==> flow/design.v <==
module CurBuffer (
    input               clk       ,
    input               rst       ,
    input               en        ,
    input               next_block,  
    input       [ 31:0] cur_in    ,  
    output wire [511:0] cur_out   ,  
    output reg          read_en
);
    reg [511:0] buffer_0;
    reg [511:0] buffer_1;
    reg [3:0] buffer_addr     ;
    reg [8:0] buffer_addr_late;
    reg       half       ;
    reg       at_inter   ;
    reg [2:0] inter_state;
    reg cold_boot;
    reg read_en_late;
    reg [63:0] out_row_1;
    reg [63:0] out_row_2;
    reg [63:0] out_row_3;
    reg [63:0] out_row_4;
    reg [63:0] out_row_5;
    reg [63:0] out_row_6;
    reg [63:0] out_row_7;
    reg [63:0] out_row_8;
    assign cur_out = {out_row_8, out_row_7, out_row_6, out_row_5,
        out_row_4, out_row_3, out_row_2, out_row_1};
    always @(posedge clk) begin
        if (rst) begin
            buffer_addr <= 0;
            cold_boot   <= 1;
            read_en     <= 0;
        end
        else if (en) begin
            if (next_block || cold_boot) begin
                buffer_addr <= 0;
                cold_boot   <= 0;
                read_en     <= 1;
            end
            else if (read_en) begin
                if (buffer_addr == 15)
                    read_en <= 0;
                else
                    buffer_addr <= buffer_addr + 1;
            end
            else;
        end
        else ;
    end
    always @(posedge clk) begin
        if (rst) begin
            buffer_addr_late <= 0;
            read_en_late     <= 0;
        end
        else begin
            buffer_addr_late <= buffer_addr << 5;
            read_en_late     <= read_en;
        end
    end
    always @(posedge clk) begin
        if (rst) begin
            half        <= 0;
            at_inter    <= 0;
            inter_state <= 0;
        end
        else if (en) begin
            if (next_block || cold_boot) begin
                half     <= ~half;
                at_inter <= 1;
            end
            else if (at_inter) begin
                if (inter_state == 6) begin
                    at_inter    <= 0;
                    inter_state <= 0;
                end
                else
                    inter_state <= inter_state + 1;
            end
            else;
        end
    end
    always @(posedge clk) begin
        if (!rst) begin
            if(en) begin
                if (at_inter) begin
                    case ({half, inter_state})
                        4'b0000 : begin
                            out_row_1 <= buffer_0[63 : 0];
                            out_row_2 <= buffer_1[127 : 64];
                            out_row_3 <= buffer_1[191 : 128];
                            out_row_4 <= buffer_1[255 : 192];
                            out_row_5 <= buffer_1[319 : 256];
                            out_row_6 <= buffer_1[383 : 320];
                            out_row_7 <= buffer_1[447 : 384];
                            out_row_8 <= buffer_1[511 : 448];
                        end
                        4'b0001 : begin
                            out_row_1 <= buffer_0[63 : 0];
                            out_row_2 <= buffer_0[127 : 64];
                            out_row_3 <= buffer_1[191 : 128];
                            out_row_4 <= buffer_1[255 : 192];
                            out_row_5 <= buffer_1[319 : 256];
                            out_row_6 <= buffer_1[383 : 320];
                            out_row_7 <= buffer_1[447 : 384];
                            out_row_8 <= buffer_1[511 : 448];
                        end
                        4'b0010 : begin
                            out_row_1 <= buffer_0[63 : 0];
                            out_row_2 <= buffer_0[127 : 64];
                            out_row_3 <= buffer_0[191 : 128];
                            out_row_4 <= buffer_1[255 : 192];
                            out_row_5 <= buffer_1[319 : 256];
                            out_row_6 <= buffer_1[383 : 320];
                            out_row_7 <= buffer_1[447 : 384];
                            out_row_8 <= buffer_1[511 : 448];
                        end
                        4'b0011 : begin
                            out_row_1 <= buffer_0[63 : 0];
                            out_row_2 <= buffer_0[127 : 64];
                            out_row_3 <= buffer_0[191 : 128];
                            out_row_4 <= buffer_0[255 : 192];
                            out_row_5 <= buffer_1[319 : 256];
                            out_row_6 <= buffer_1[383 : 320];
                            out_row_7 <= buffer_1[447 : 384];
                            out_row_8 <= buffer_1[511 : 448];
                        end
                        4'b0100 : begin
                            out_row_1 <= buffer_0[63 : 0];
                            out_row_2 <= buffer_0[127 : 64];
                            out_row_3 <= buffer_0[191 : 128];
                            out_row_4 <= buffer_0[255 : 192];
                            out_row_5 <= buffer_0[319 : 256];
                            out_row_6 <= buffer_1[383 : 320];
                            out_row_7 <= buffer_1[447 : 384];
                            out_row_8 <= buffer_1[511 : 448];
                        end
                        4'b0101 : begin
                            out_row_1 <= buffer_0[63 : 0];
                            out_row_2 <= buffer_0[127 : 64];
                            out_row_3 <= buffer_0[191 : 128];
                            out_row_4 <= buffer_0[255 : 192];
                            out_row_5 <= buffer_0[319 : 256];
                            out_row_6 <= buffer_0[383 : 320];
                            out_row_7 <= buffer_1[447 : 384];
                            out_row_8 <= buffer_1[511 : 448];
                        end
                        4'b0110 : begin
                            out_row_1 <= buffer_0[63 : 0];
                            out_row_2 <= buffer_0[127 : 64];
                            out_row_3 <= buffer_0[191 : 128];
                            out_row_4 <= buffer_0[255 : 192];
                            out_row_5 <= buffer_0[319 : 256];
                            out_row_6 <= buffer_0[383 : 320];
                            out_row_7 <= buffer_0[447 : 384];
                            out_row_8 <= buffer_1[511 : 448];
                        end
                        4'b1000 : begin
                            out_row_1 <= buffer_1[63 : 0];
                            out_row_2 <= buffer_0[127 : 64];
                            out_row_3 <= buffer_0[191 : 128];
                            out_row_4 <= buffer_0[255 : 192];
                            out_row_5 <= buffer_0[319 : 256];
                            out_row_6 <= buffer_0[383 : 320];
                            out_row_7 <= buffer_0[447 : 384];
                            out_row_8 <= buffer_0[511 : 448];
                        end
                        4'b1001 : begin
                            out_row_1 <= buffer_1[63 : 0];
                            out_row_2 <= buffer_1[127 : 64];
                            out_row_3 <= buffer_0[191 : 128];
                            out_row_4 <= buffer_0[255 : 192];
                            out_row_5 <= buffer_0[319 : 256];
                            out_row_6 <= buffer_0[383 : 320];
                            out_row_7 <= buffer_0[447 : 384];
                            out_row_8 <= buffer_0[511 : 448];
                        end
                        4'b1010 : begin
                            out_row_1 <= buffer_1[63 : 0];
                            out_row_2 <= buffer_1[127 : 64];
                            out_row_3 <= buffer_1[191 : 128];
                            out_row_4 <= buffer_0[255 : 192];
                            out_row_5 <= buffer_0[319 : 256];
                            out_row_6 <= buffer_0[383 : 320];
                            out_row_7 <= buffer_0[447 : 384];
                            out_row_8 <= buffer_0[511 : 448];
                        end
                        4'b1011 : begin
                            out_row_1 <= buffer_1[63 : 0];
                            out_row_2 <= buffer_1[127 : 64];
                            out_row_3 <= buffer_1[191 : 128];
                            out_row_4 <= buffer_1[255 : 192];
                            out_row_5 <= buffer_0[319 : 256];
                            out_row_6 <= buffer_0[383 : 320];
                            out_row_7 <= buffer_0[447 : 384];
                            out_row_8 <= buffer_0[511 : 448];
                        end
                        4'b1100 : begin
                            out_row_1 <= buffer_1[63 : 0];
                            out_row_2 <= buffer_1[127 : 64];
                            out_row_3 <= buffer_1[191 : 128];
                            out_row_4 <= buffer_1[255 : 192];
                            out_row_5 <= buffer_1[319 : 256];
                            out_row_6 <= buffer_0[383 : 320];
                            out_row_7 <= buffer_0[447 : 384];
                            out_row_8 <= buffer_0[511 : 448];
                        end
                        4'b1101 : begin
                            out_row_1 <= buffer_1[63 : 0];
                            out_row_2 <= buffer_1[127 : 64];
                            out_row_3 <= buffer_1[191 : 128];
                            out_row_4 <= buffer_1[255 : 192];
                            out_row_5 <= buffer_1[319 : 256];
                            out_row_6 <= buffer_1[383 : 320];
                            out_row_7 <= buffer_0[447 : 384];
                            out_row_8 <= buffer_0[511 : 448];
                        end
                        4'b1110 : begin
                            out_row_1 <= buffer_1[63 : 0];
                            out_row_2 <= buffer_1[127 : 64];
                            out_row_3 <= buffer_1[191 : 128];
                            out_row_4 <= buffer_1[255 : 192];
                            out_row_5 <= buffer_1[319 : 256];
                            out_row_6 <= buffer_1[383 : 320];
                            out_row_7 <= buffer_1[447 : 384];
                            out_row_8 <= buffer_0[511 : 448];
                        end
                        default :
                            {out_row_8, out_row_7, out_row_6, out_row_5,
                                out_row_4, out_row_3, out_row_2, out_row_1} <= 0;
                    endcase
                end
                else begin
                    case (half)
                        1'b0 : begin
                            out_row_1 <= buffer_0[63 : 0];
                            out_row_2 <= buffer_0[127 : 64];
                            out_row_3 <= buffer_0[191 : 128];
                            out_row_4 <= buffer_0[255 : 192];
                            out_row_5 <= buffer_0[319 : 256];
                            out_row_6 <= buffer_0[383 : 320];
                            out_row_7 <= buffer_0[447 : 384];
                            out_row_8 <= buffer_0[511 : 448];
                        end
                        1'b1 : begin
                            out_row_1 <= buffer_1[63 : 0];
                            out_row_2 <= buffer_1[127 : 64];
                            out_row_3 <= buffer_1[191 : 128];
                            out_row_4 <= buffer_1[255 : 192];
                            out_row_5 <= buffer_1[319 : 256];
                            out_row_6 <= buffer_1[383 : 320];
                            out_row_7 <= buffer_1[447 : 384];
                            out_row_8 <= buffer_1[511 : 448];
                        end
                    endcase
                end
            end
        end
    end
    always @ (posedge clk) begin
        if (rst) begin
            buffer_0 <= 0;
            buffer_1 <= 0;
        end
        else if (read_en_late)
            case (half)
                1'b0 : begin
                    buffer_1[buffer_addr_late+0]  <= cur_in[0];
                    buffer_1[buffer_addr_late+1]  <= cur_in[1];
                    buffer_1[buffer_addr_late+2]  <= cur_in[2];
                    buffer_1[buffer_addr_late+3]  <= cur_in[3];
                    buffer_1[buffer_addr_late+4]  <= cur_in[4];
                    buffer_1[buffer_addr_late+5]  <= cur_in[5];
                    buffer_1[buffer_addr_late+6]  <= cur_in[6];
                    buffer_1[buffer_addr_late+7]  <= cur_in[7];
                    buffer_1[buffer_addr_late+8]  <= cur_in[8];
                    buffer_1[buffer_addr_late+9]  <= cur_in[9];
                    buffer_1[buffer_addr_late+10] <= cur_in[10];
                    buffer_1[buffer_addr_late+11] <= cur_in[11];
                    buffer_1[buffer_addr_late+12] <= cur_in[12];
                    buffer_1[buffer_addr_late+13] <= cur_in[13];
                    buffer_1[buffer_addr_late+14] <= cur_in[14];
                    buffer_1[buffer_addr_late+15] <= cur_in[15];
                    buffer_1[buffer_addr_late+16] <= cur_in[16];
                    buffer_1[buffer_addr_late+17] <= cur_in[17];
                    buffer_1[buffer_addr_late+18] <= cur_in[18];
                    buffer_1[buffer_addr_late+19] <= cur_in[19];
                    buffer_1[buffer_addr_late+20] <= cur_in[20];
                    buffer_1[buffer_addr_late+21] <= cur_in[21];
                    buffer_1[buffer_addr_late+22] <= cur_in[22];
                    buffer_1[buffer_addr_late+23] <= cur_in[23];
                    buffer_1[buffer_addr_late+24] <= cur_in[24];
                    buffer_1[buffer_addr_late+25] <= cur_in[25];
                    buffer_1[buffer_addr_late+26] <= cur_in[26];
                    buffer_1[buffer_addr_late+27] <= cur_in[27];
                    buffer_1[buffer_addr_late+28] <= cur_in[28];
                    buffer_1[buffer_addr_late+29] <= cur_in[29];
                    buffer_1[buffer_addr_late+30] <= cur_in[30];
                    buffer_1[buffer_addr_late+31] <= cur_in[31];
                end
                1'b1 : begin
                    buffer_0[buffer_addr_late+0]  <= cur_in[0];
                    buffer_0[buffer_addr_late+1]  <= cur_in[1];
                    buffer_0[buffer_addr_late+2]  <= cur_in[2];
                    buffer_0[buffer_addr_late+3]  <= cur_in[3];
                    buffer_0[buffer_addr_late+4]  <= cur_in[4];
                    buffer_0[buffer_addr_late+5]  <= cur_in[5];
                    buffer_0[buffer_addr_late+6]  <= cur_in[6];
                    buffer_0[buffer_addr_late+7]  <= cur_in[7];
                    buffer_0[buffer_addr_late+8]  <= cur_in[8];
                    buffer_0[buffer_addr_late+9]  <= cur_in[9];
                    buffer_0[buffer_addr_late+10] <= cur_in[10];
                    buffer_0[buffer_addr_late+11] <= cur_in[11];
                    buffer_0[buffer_addr_late+12] <= cur_in[12];
                    buffer_0[buffer_addr_late+13] <= cur_in[13];
                    buffer_0[buffer_addr_late+14] <= cur_in[14];
                    buffer_0[buffer_addr_late+15] <= cur_in[15];
                    buffer_0[buffer_addr_late+16] <= cur_in[16];
                    buffer_0[buffer_addr_late+17] <= cur_in[17];
                    buffer_0[buffer_addr_late+18] <= cur_in[18];
                    buffer_0[buffer_addr_late+19] <= cur_in[19];
                    buffer_0[buffer_addr_late+20] <= cur_in[20];
                    buffer_0[buffer_addr_late+21] <= cur_in[21];
                    buffer_0[buffer_addr_late+22] <= cur_in[22];
                    buffer_0[buffer_addr_late+23] <= cur_in[23];
                    buffer_0[buffer_addr_late+24] <= cur_in[24];
                    buffer_0[buffer_addr_late+25] <= cur_in[25];
                    buffer_0[buffer_addr_late+26] <= cur_in[26];
                    buffer_0[buffer_addr_late+27] <= cur_in[27];
                    buffer_0[buffer_addr_late+28] <= cur_in[28];
                    buffer_0[buffer_addr_late+29] <= cur_in[29];
                    buffer_0[buffer_addr_late+30] <= cur_in[30];
                    buffer_0[buffer_addr_late+31] <= cur_in[31];
                end
            endcase
        else ;
    end
endmodule
* Tool chain data of CurBuffer *
The steps from the RTL of CurBuffer to its reports follow in flow order.
Lines are those of the file above, counted from 1.
The mark -- stands for no value.

inputs
  design top = CurBuffer
  clock input = clk
  cell library = sky130hd
  corner = tt_025C_1v80

* Elaborated design *
Source: Yosys, flattened and elaborated, memories not mapped. Widths are those after wreduce. Registers that Yosys merges into a memory's read port (data or address) are not register bits. Print and check cells do not count. Equal cells are merged and count once.

word-level totals
  ROM bits = 0
  input bits = 36
  memory cells = 0
  RAM bits = 0
  output and inout bits = 513
  clocked read ports x word width = 0
  cells after elaboration = 385
  latch bits = 0
  register bits = 1552

cells by class
  magnitude comparators = 0
  bitwise operators = 163
  $mul = 0
  $add $sub $neg = 65
  equality and inequality tests = 16
  shift-type cells = 64
  multiplexer cells = 36
  reductions and logical operators = 23
  div/mod/pow operators = 0

operator list
  kind                                                                       number
  512-bit AND                                                                64
  512-bit OR                                                                 64
  1-bit by 33-bit variable shift with 512-bit output                         32
  1-bit by 33-bit variable shift with 512-bit output (first input constant)  32
  512-bit NOT                                                                32
  64-bit parallel mux with 2-bit select                                      16
  512-bit two-way mux                                                        2
  10-bit negation with 33-bit output                                         31
  64-bit two-way mux                                                         8
  9-bit by 5-bit adder with 10-bit output (second input constant)            16
  7-bit OR reduction                                                         14
  9-bit by 4-bit adder with 10-bit output (second input constant)            8
  9-bit by 3-bit adder with 10-bit output (second input constant)            4
  9-bit negation with 33-bit output                                          1
  4-bit equality test (second input constant)                                8
  9-bit by 2-bit adder with 10-bit output (second input constant)            2
  4-bit by 3-bit equality test with 1-bit output (second input constant)     3
  4-bit two-way mux                                                          3
  9-bit by 1-bit adder with 10-bit output (second input constant)            1
  2-bit AND reduction                                                        4
  4-bit by 2-bit equality test with 1-bit output (second input constant)     2
  3-bit AND reduction                                                        2
  1-bit two-way mux                                                          6
  4-bit by 1-bit adder with 4-bit output (second input constant)             1
  4-bit by 1-bit equality test with 1-bit output (second input constant)     1
  4-bit zero test                                                            1
  1-bit NOT                                                                  3
  3-bit by 1-bit adder with 3-bit output (second input constant)             1

Other operator kinds: 5; their cells: 5.

* Longest topological paths *
Yosys ltp: most cells in a row. Word level: on the elaborated netlist, between registers, memories and ports. Mapped: between sequential cells and ports; inverters and the memories' decode and read muxes count.

logic depth
  depth after elaboration = 68
  ABC_AREA = 1
  mapped depth = 14
  mapped depth without buffers = 13

* Mapped cells and area *
Source: synth_stat.txt of the flow (Yosys; design flattened, memories mapped). It holds for the ABC_AREA given above (unset counts as 0); a run with the other value may have another netlist.

cells by type
  type                       number  area in all (um^2)
  sky130_fd_sc_hd__dfxtp_1   1040    2.08E+04
  sky130_fd_sc_hd__edfxtp_1  512     1.54E+04
  sky130_fd_sc_hd__nand2_1   2973    1.12E+04
  sky130_fd_sc_hd__a21oi_1   1520    7.61E+03
  sky130_fd_sc_hd__o21ai_0   727     3638.49
  sky130_fd_sc_hd__inv_1     693     2.6E+03
  sky130_fd_sc_hd__nor2_1    533     2E+03
  sky130_fd_sc_hd__clkbuf_1  443     1.66E+03
  sky130_fd_sc_hd__a22oi_1   215     1.61E+03
  sky130_fd_sc_hd__o22ai_1   226     1.41E+03
  sky130_fd_sc_hd__buf_2     230     1.15E+03
  sky130_fd_sc_hd__nor3_1    144     720.691
  sky130_fd_sc_hd__nand3_1   141     705.677
  sky130_fd_sc_hd__buf_1     95      356.592
  sky130_fd_sc_hd__nand4_1   35      218.96
  sky130_fd_sc_hd__nor4_1    31      193.936
  sky130_fd_sc_hd__o21ai_1   30      150.144
  sky130_fd_sc_hd__buf_6     13      146.39

Other cell types: 18; their cells: 54.

mapped netlist
  standard cells after synthesis = 9655
  sequential area = 36194.7 um^2
  cell area after synthesis = 71987.8 um^2
  buffer cells = 788
  flip-flop cells = 1552

* Worst setup path after synthesis *
Source: OpenSTA report_checks on the synthesized netlist (no wires, ideal clock, input and output delay 20% of the period each), path of least setup slack; recovery checks are left aside. Register names are those of the netlist, which keeps one name where synthesis merged equal registers.

timing post-synthesis
  kind = input to register
  from = in rst
  to = reg out_row_1[0]
  stages = 4
  period = 44.0 ns
  setup time = 1.397 ns
  buffers on the path = 3
  path delay = 23.134 ns
  launch time at the first pin = 8.800 ns
  arrival = 30.537 ns
  data required time = 42.603 ns
  external input delay = 8.800 ns
  slack = 12.066 ns
  synthesis period reached = 31.934 ns

"path delay" = arrival - input delay + setup time.
"stages" counts driving pins, that of a launching flip-flop among them; a cell with two outputs on the path counts twice.
"synthesis period reached" is the clock period less the worst setup slack; recovery checks do not enter. This is arithmetic on one report: input and output delays are still those of the set period (20% each).
The rows between start and end are the longest chain of elaborated cells between them; the timing report does not say that the signal goes this way. Where chains are equally long, one stands for them.
Each line given opens the expression or statement behind the cell; cells for indexed reads and writes are added by Yosys, which also makes memories of some case tables.
A register here has more assigning lines than the two given.

on the way, post-synthesis
  cells stage by stage = sky130_fd_sc_hd__clkbuf_1 > sky130_fd_sc_hd__clkbuf_1 > sky130_fd_sc_hd__clkbuf_1 > sky130_fd_sc_hd__nor2_1
  cells in the longest elaborated chain = 2
  elaborated cells between the ends (all ways) = 2
  source lines of those cells = 0
  those cells by class = logic (1); reduce/logical (1)

ends and longest elaborated chain, post-synthesis
  element              line  RTL
  start, declared      3     input               rst       ,
  1-bit NOT            --
  2-bit AND reduction  --
  end, assigned        89    out_row_1 <= buffer_0[63 : 0];
  end, assigned        99    out_row_1 <= buffer_0[63 : 0];
  end, declared        19    reg [63:0] out_row_1;

* Worst path after layout *
Path of least setup slack in the final report of run A (OpenROAD, finished layout, wires in). Where an end is a register, its clock arrival counts in the times.

timing post-layout
  kind = input to register
  from = in en
  to = reg out_row_4[16]
  period = 39.5 ns
  setup time = 0.37 ns
  stages = 6
  arrival = 11.18 ns
  buffers on the path = 4
  data required time = 39.94 ns
  external input delay = 7.90 ns
  launch time at the first pin = 7.90 ns
  slack = 28.76 ns

The rows between start and end are the longest chain of elaborated cells between them; the timing report does not say that the signal goes this way. Where chains are equally long, one stands for them.
A register here has more assigning lines than the two given.

on the way, post-layout
  cells stage by stage = sky130_fd_sc_hd__clkdlybuf4s50_1 > sky130_fd_sc_hd__inv_1 > sky130_fd_sc_hd__nor2_4 > sky130_fd_sc_hd__buf_4 > sky130_fd_sc_hd__buf_4 > sky130_fd_sc_hd__buf_4
  cells in the longest elaborated chain = 1
  elaborated cells between the ends (all ways) = 1
  source lines of those cells = 0
  those cells by class = reduce/logical (1)

ends and longest elaborated chain, post-layout
  element              line  RTL
  start, declared      4     input               en        ,
  2-bit AND reduction  --
  end, assigned        92    out_row_4 <= buffer_1[255 : 192];
  end, assigned        102   out_row_4 <= buffer_1[255 : 192];
  end, declared        22    reg [63:0] out_row_4;

Wiki page: CurBuffer / flow data

CurBuffer through Yosys and OpenROAD on sky130hd: 2 stored runs, unordered, with their settings and measured results. The constraints put input and output delay at 20% of the set period each and load the outputs with 0.01 pF.
"achieved period": clock period set for the run, less the worst setup slack. It is reckoned from that one timing run; input and output delays stay at 20% of the period that was set.
"time used up by the worst setup path": the worst setup path's part of the clock period (all of it between registers, 20% less for each end at a port) less its slack. A launch clock that arrives late makes it longer, a capture clock that arrives late makes it shorter.
By "total power of the final layout" is meant OpenSTA's value without simulated activity: inputs other than the clock are taken to toggle once in ten clock periods, and the tool carries that through the logic.
Settings: -- = not set for that run.
Results: -- = not shown.

item                                       run A              run B
period_ns                                  39.5               21.6
CORE_UTILIZATION                           36                 57
PLACE_DENSITY_LB_ADDON                     0.01               --
CORE_ASPECT_RATIO                          0.9                --
CORE_MARGIN                                4                  2
TNS_END_PERCENT                            70                 --
ABC_AREA                                   1                  --
GPL_ROUTABILITY_DRIVEN                     1                  --
CTS_CLUSTER_DIAMETER                       148                --
SLEW_MARGIN                                25                 30
CAP_MARGIN                                 20                 20
PLACE_DENSITY                              --                 0.58
CELL_PAD_IN_SITES_GLOBAL_PLACEMENT         --                 3
MAX_ROUTING_LAYER                          --                 met4
utilization after layout (%)               42.6               --
achieved period (ns)                       10.736             --
time used up by the worst setup path (ns)  2.84               --
type of the worst setup path               input to register  --
total power of the final layout (W)        0.003751           --
worst setup slack after layout (ns)        28.764             --
worst hold slack after layout (ns)         0.454              --
setup TNS (ns)                             0.000              --
cell area after synthesis (um^2)           71987.8            --
standard-cell area after layout (um^2)     84649.9            --
area inside the die boundary (um^2)        207196.0           --

Run B: no results, placement failed with GPL-0301
