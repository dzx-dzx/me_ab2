==> flow/design.v <==
module CurBuffer_highBW (
    input               clk         ,
    input               rst         ,
    input               en          ,
    input               next_block  ,  
    input       [ 63:0] cur_in      ,  
    output wire [511:0] cur_out     ,  
    output reg  [ 31:0] cur_mem_addr
);
    reg [63:0] row_0;
    reg [63:0] row_1;
    reg [63:0] row_2;
    reg [63:0] row_3;
    reg [63:0] row_4;
    reg [63:0] row_5;
    reg [63:0] row_6;
    reg [63:0] row_7;
    assign cur_out = {row_7, row_6, row_5, row_4,
        row_3, row_2, row_1, row_0};
    reg       read_en ;
    reg [2:0] read_cnt;
    always @(posedge clk) begin
        if (rst) begin
            read_en      <= 0;
            read_cnt     <= 0;
            cur_mem_addr <= 0;
        end
        else if(en) begin
            case ({next_block, read_en, read_cnt})
                5'b10000 : begin
                    read_en      <= 1;
                    cur_mem_addr <= cur_mem_addr + 8;
                end
                5'b01000 : begin
                    read_cnt     <= read_cnt + 1;
                    cur_mem_addr <= cur_mem_addr + 8;
                    row_0        <= cur_in;
                end
                5'b01001 : begin
                    read_cnt     <= read_cnt + 1;
                    cur_mem_addr <= cur_mem_addr + 8;
                    row_1        <= cur_in;
                end
                5'b01010 : begin
                    read_cnt     <= read_cnt + 1;
                    cur_mem_addr <= cur_mem_addr + 8;
                    row_2        <= cur_in;
                end
                5'b01011 : begin
                    read_cnt     <= read_cnt + 1;
                    cur_mem_addr <= cur_mem_addr + 8;
                    row_3        <= cur_in;
                end
                5'b01100 : begin
                    read_cnt     <= read_cnt + 1;
                    cur_mem_addr <= cur_mem_addr + 8;
                    row_4        <= cur_in;
                end
                5'b01101 : begin
                    read_cnt     <= read_cnt + 1;
                    cur_mem_addr <= cur_mem_addr + 8;
                    row_5        <= cur_in;
                end
                5'b01110 : begin
                    read_cnt     <= read_cnt + 1;
                    cur_mem_addr <= cur_mem_addr + 8;
                    row_6        <= cur_in;
                end
                5'b01111 : begin
                    read_en  <= 0;
                    read_cnt <= read_cnt + 1;
                    row_7    <= cur_in;
                end
                default : ;
            endcase
        end
    end
endmodule
=== Step by step through the tools: CurBuffer_highBW ===
Tool output for the design above, in the order of the flow.
Line numbers count from 1 in the design file above.
Operators carry their Yosys type and port widths (W data, S select, Z words).
Library cell names are shortened.
The mark n/a stands for no value.

* Top module: CurBuffer_highBW
* Clock port: clk
* Library: sky130hd
* Timing corner: tt_025C_1v80

=== Elaborated design ===
Yosys after proc, flatten, opt, wreduce and memory -nomap, before mapping. Memory bits, and registers merged into a memory's read port (data or address), are not among the register bits. Print and check cells are not counted. Equal cells are merged and count once.

* Add/sub/neg operators: 2
* Reductions and logical operators: 14
* Equal/unequal tests: 9
* Bitwise operators: 1
* Mux-type cells: 1

{| class="wikitable"
|+ Operators by type and width
! operator !! number
|-
| $eq A5 B4 Y1 const B || 8
|-
| $add A32 B4 Y32 const B || 1
|-
| $reduce_and A3 Y1 || 8
|-
| $reduce_or A8 Y1 || 2
|-
| $reduce_and A2 Y1 || 3
|-
| $eq A5 B5 Y1 const B || 1
|-
| $add A3 B1 Y3 const B || 1
|-
| $reduce_bool A2 Y1 || 1
|-
| $pmux W1 S2 || 1
|-
| $not A1 Y1 || 1
|}

* Word-level cells: 38
* Output and inout port bits: 544
* Input bits: 68
* Bits in registers: 548

=== Depth ===
Yosys ltp: most cells in a row. Word level: on the elaborated netlist, between registers, memories and ports. Mapped: between sequential cells and ports; inverters and the memories' decode and read muxes count.

* Word-level depth: 3
* ABC_AREA: 0
* Mapped depth: 9
* Mapped depth without buffers: 7

=== Netlist ===
Source: synth_stat.txt of the flow (Yosys; design flattened, memories mapped). It holds for the ABC_AREA given above (unset counts as 0); a run with the other value may have another netlist.

* Mapped flip-flops: 545
* Standard cells after synthesis: 726
* Buffer cells: 16
* Area of sequential cells: 0.0160354 sq mm
* Synthesis area: 0.0172728 sq mm

{| class="wikitable"
|+ Cell types
! cell !! number !! total area (sq um)
|-
| edfxtp_1 || 512 || 1.54E+04
|-
| dfxtp_1 || 33 || 660.634
|-
| xnor2_1 || 30 || 262.752
|-
| nor2_1 || 33 || 123.869
|-
| a2111oi_2 || 7 || 105.101
|-
| a211oi_1 || 13 || 97.594
|-
| nand3_1 || 13 || 65.062
|-
| and2_1 || 10 || 62.56
|-
| ha_1 || 5 || 62.56
|-
| a2111oi_4 || 2 || 55.053
|-
| nand2_1 || 11 || 41.29
|-
| nand4_1 || 5 || 31.28
|-
| a21oi_1 || 6 || 30.029
|-
| buf_4 || 4 || 30.029
|-
| clkbuf_1 || 8 || 30.029
|-
| and4_1 || 3 || 26.275
|-
| inv_1 || 7 || 26.275
|-
| nand4_4 || 1 || 21.27
|}

Not listed: further types 18, cells in them 23.

=== Worst setup path after synthesis ===
Source: OpenSTA report_checks on the synthesized netlist (no wires, ideal clock, input and output delay 20% of the period each), path of least setup slack; recovery checks are left aside. Register names are those of the netlist, which keeps one name where synthesis merged equal registers.

* Path type: input -> register
* Start: input port rst
* End: register row_0[0]
* Arrival: 3.101 ns
* Path buffers: 1
* External input delay: 1.138 ns
* Slack: 2.160 ns
* Stages on the path: 3
* Required time: 5.261 ns
* Delay of the path: 2.392 ns
* Launch time at the first pin: 1.138 ns
* Period: 5.69 ns
* Library setup time: 0.429 ns
* Synthesis period reached: 3.53 ns

"delay of the path" = arrival - input delay + setup time.
"stages on the path": output pins that drive a net of the path, with the launching flip-flop's if there is one; two outputs of one cell count as two.
"synthesis period reached" = period - worst setup slack (recovery checks aside). The figure is calculated, with input and output delays left at 20% of the set period.
The rows between start and end are the longest chain of elaborated cells between them; the timing report does not say that the signal goes this way. Where chains are equally long, one stands for them.
A line is the first line of the expression or statement that the cell stems from. Yosys adds cells for indexed reads and writes and turns some case tables into memories.

* Cell sequence: clkbuf_1 -> nor3_1 -> and2_1
* Length of the longest elaborated chain: 2
* Elaborated cells between the ends (all ways): 2
* Source lines of those cells: 0
* Those cells by class: 1 x logic; 1 x reduce/logical

{| class="wikitable"
|+ Ends and longest elaborated chain, after synthesis
! item !! line !! RTL
|-
| start, declared || 3 || <nowiki>input               rst         ,</nowiki>
|-
| $not A1 Y1 || n/a ||
|-
| $reduce_and A3 Y1 || n/a ||
|-
| end, assigned || 37 || <nowiki>row_0        <= cur_in;</nowiki>
|-
| end, declared || 10 || <nowiki>reg [63:0] row_0;</nowiki>
|}

=== Path in the finished layout ===
Path of least setup slack in the final report of flow run 1 (OpenROAD, finished layout, wires in). Where an end is a register, its clock arrival counts in the times.

* Path type: register -> output
* Start: register cur_mem_addr[6]
* End: output port cur_mem_addr[6]
* Output delay: 0.49 ns
* Arrival: 1.88 ns
* Launch time at the first pin: 0.63 ns
* Required time: 1.95 ns
* Stages on the path: 3
* Period: 2.44 ns
* Slack: 0.07 ns
* Path buffers: 2

A register here has more assigning lines than the two given.

* Cell sequence: dfxtp_1 -> buf_4 -> clkdlybuf4s50_1
* Length of the longest elaborated chain: 0
* Elaborated cells between the ends (all ways): 0
* Source lines of those cells: 0

{| class="wikitable"
|+ Ends and longest elaborated chain, after layout
! item !! line !! RTL
|-
| start, declared || 8 || <nowiki>output reg  [ 31:0] cur_mem_addr</nowiki>
|-
| start, assigned || 32 || <nowiki>cur_mem_addr <= cur_mem_addr + 8;</nowiki>
|-
| start, assigned || 36 || <nowiki>cur_mem_addr <= cur_mem_addr + 8;</nowiki>
|-
| end, declared || 8 ||
|}

Module CurBuffer_highBW, platform sky130hd: 2 stored runs of the flow (Yosys, OpenROAD) with differing settings, in no particular order. Input and output delays are each 20% of the period that was set; the output load is 0.01 pF.
"period achieved" means the clock period less the worst setup slack. The figure is calculated, with input and output delays left at 20% of the set period.
"worst setup path time" = time allowed to the worst setup path (clock period - input delay - output delay, where it has them) - its slack; a late launch clock adds to it, a late capture clock takes from it.
"overall power": no workload was simulated; the value follows from the tool's default switching activity.

=== Flow run 1 ===
{| class="wikitable"
! Setting !! Value
|-
| period_ns || 2.44
|-
| CORE_UTILIZATION || 30
|-
| PLACE_DENSITY_LB_ADDON || 0.25
|-
| CORE_MARGIN || 3
|-
| CELL_PAD_IN_SITES_DETAIL_PLACEMENT || 1
|-
| GPL_ROUTABILITY_DRIVEN || 1
|-
| CTS_CLUSTER_SIZE || 43
|-
| CTS_CLUSTER_DIAMETER || 29
|-
| CAP_MARGIN || 15
|-
| SLEW_MARGIN || 25
|-
| MIN_ROUTING_LAYER || met1
|-
! Result !! Value
|-
| Netlist area reported by Yosys || 0.0172728 sq mm
|-
| Full die area || 0.0604914 sq mm
|-
| Standard-cell area after layout || 0.0284548 sq mm
|-
| Utilization || 50.2 %
|-
| Worst setup slack after layout || 0.070 ns
|-
| Summed negative setup slack || 0.000 ns
|-
| Worst-case hold slack || 0.495 ns
|-
| Overall power || 25.565 mW
|-
| Period achieved || 2.370 ns
|-
| Worst setup path time || 1.88 ns
|-
| Worst setup path type || register -> output
|}

=== Flow run 2 ===
{| class="wikitable"
! Setting !! Value
|-
| period_ns || 4.76
|-
| CORE_UTILIZATION || 45
|-
| SETUP_SLACK_MARGIN || 1.22
|-
| PLACE_DENSITY || 0.51
|-
| CORE_MARGIN || 3
|-
| CTS_CLUSTER_DIAMETER || 205
|-
| CAP_MARGIN || 0
|-
| SLEW_MARGIN || 5
|-
| MIN_ROUTING_LAYER || met2
|-
! Result !! Value
|-
| Netlist area reported by Yosys || 0.0172728 sq mm
|-
| Full die area || 0.0407717 sq mm
|-
| Standard-cell area after layout || 0.0256771 sq mm
|-
| Utilization || 68.0 %
|-
| Worst setup slack after layout || 1.856 ns
|-
| Summed negative setup slack || 0.000 ns
|-
| Worst-case hold slack || 0.572 ns
|-
| Overall power || 9.588 mW
|-
| Period achieved || 2.904 ns
|-
| Worst setup path time || 1.95 ns
|-
| Worst setup path type || input -> register
|}
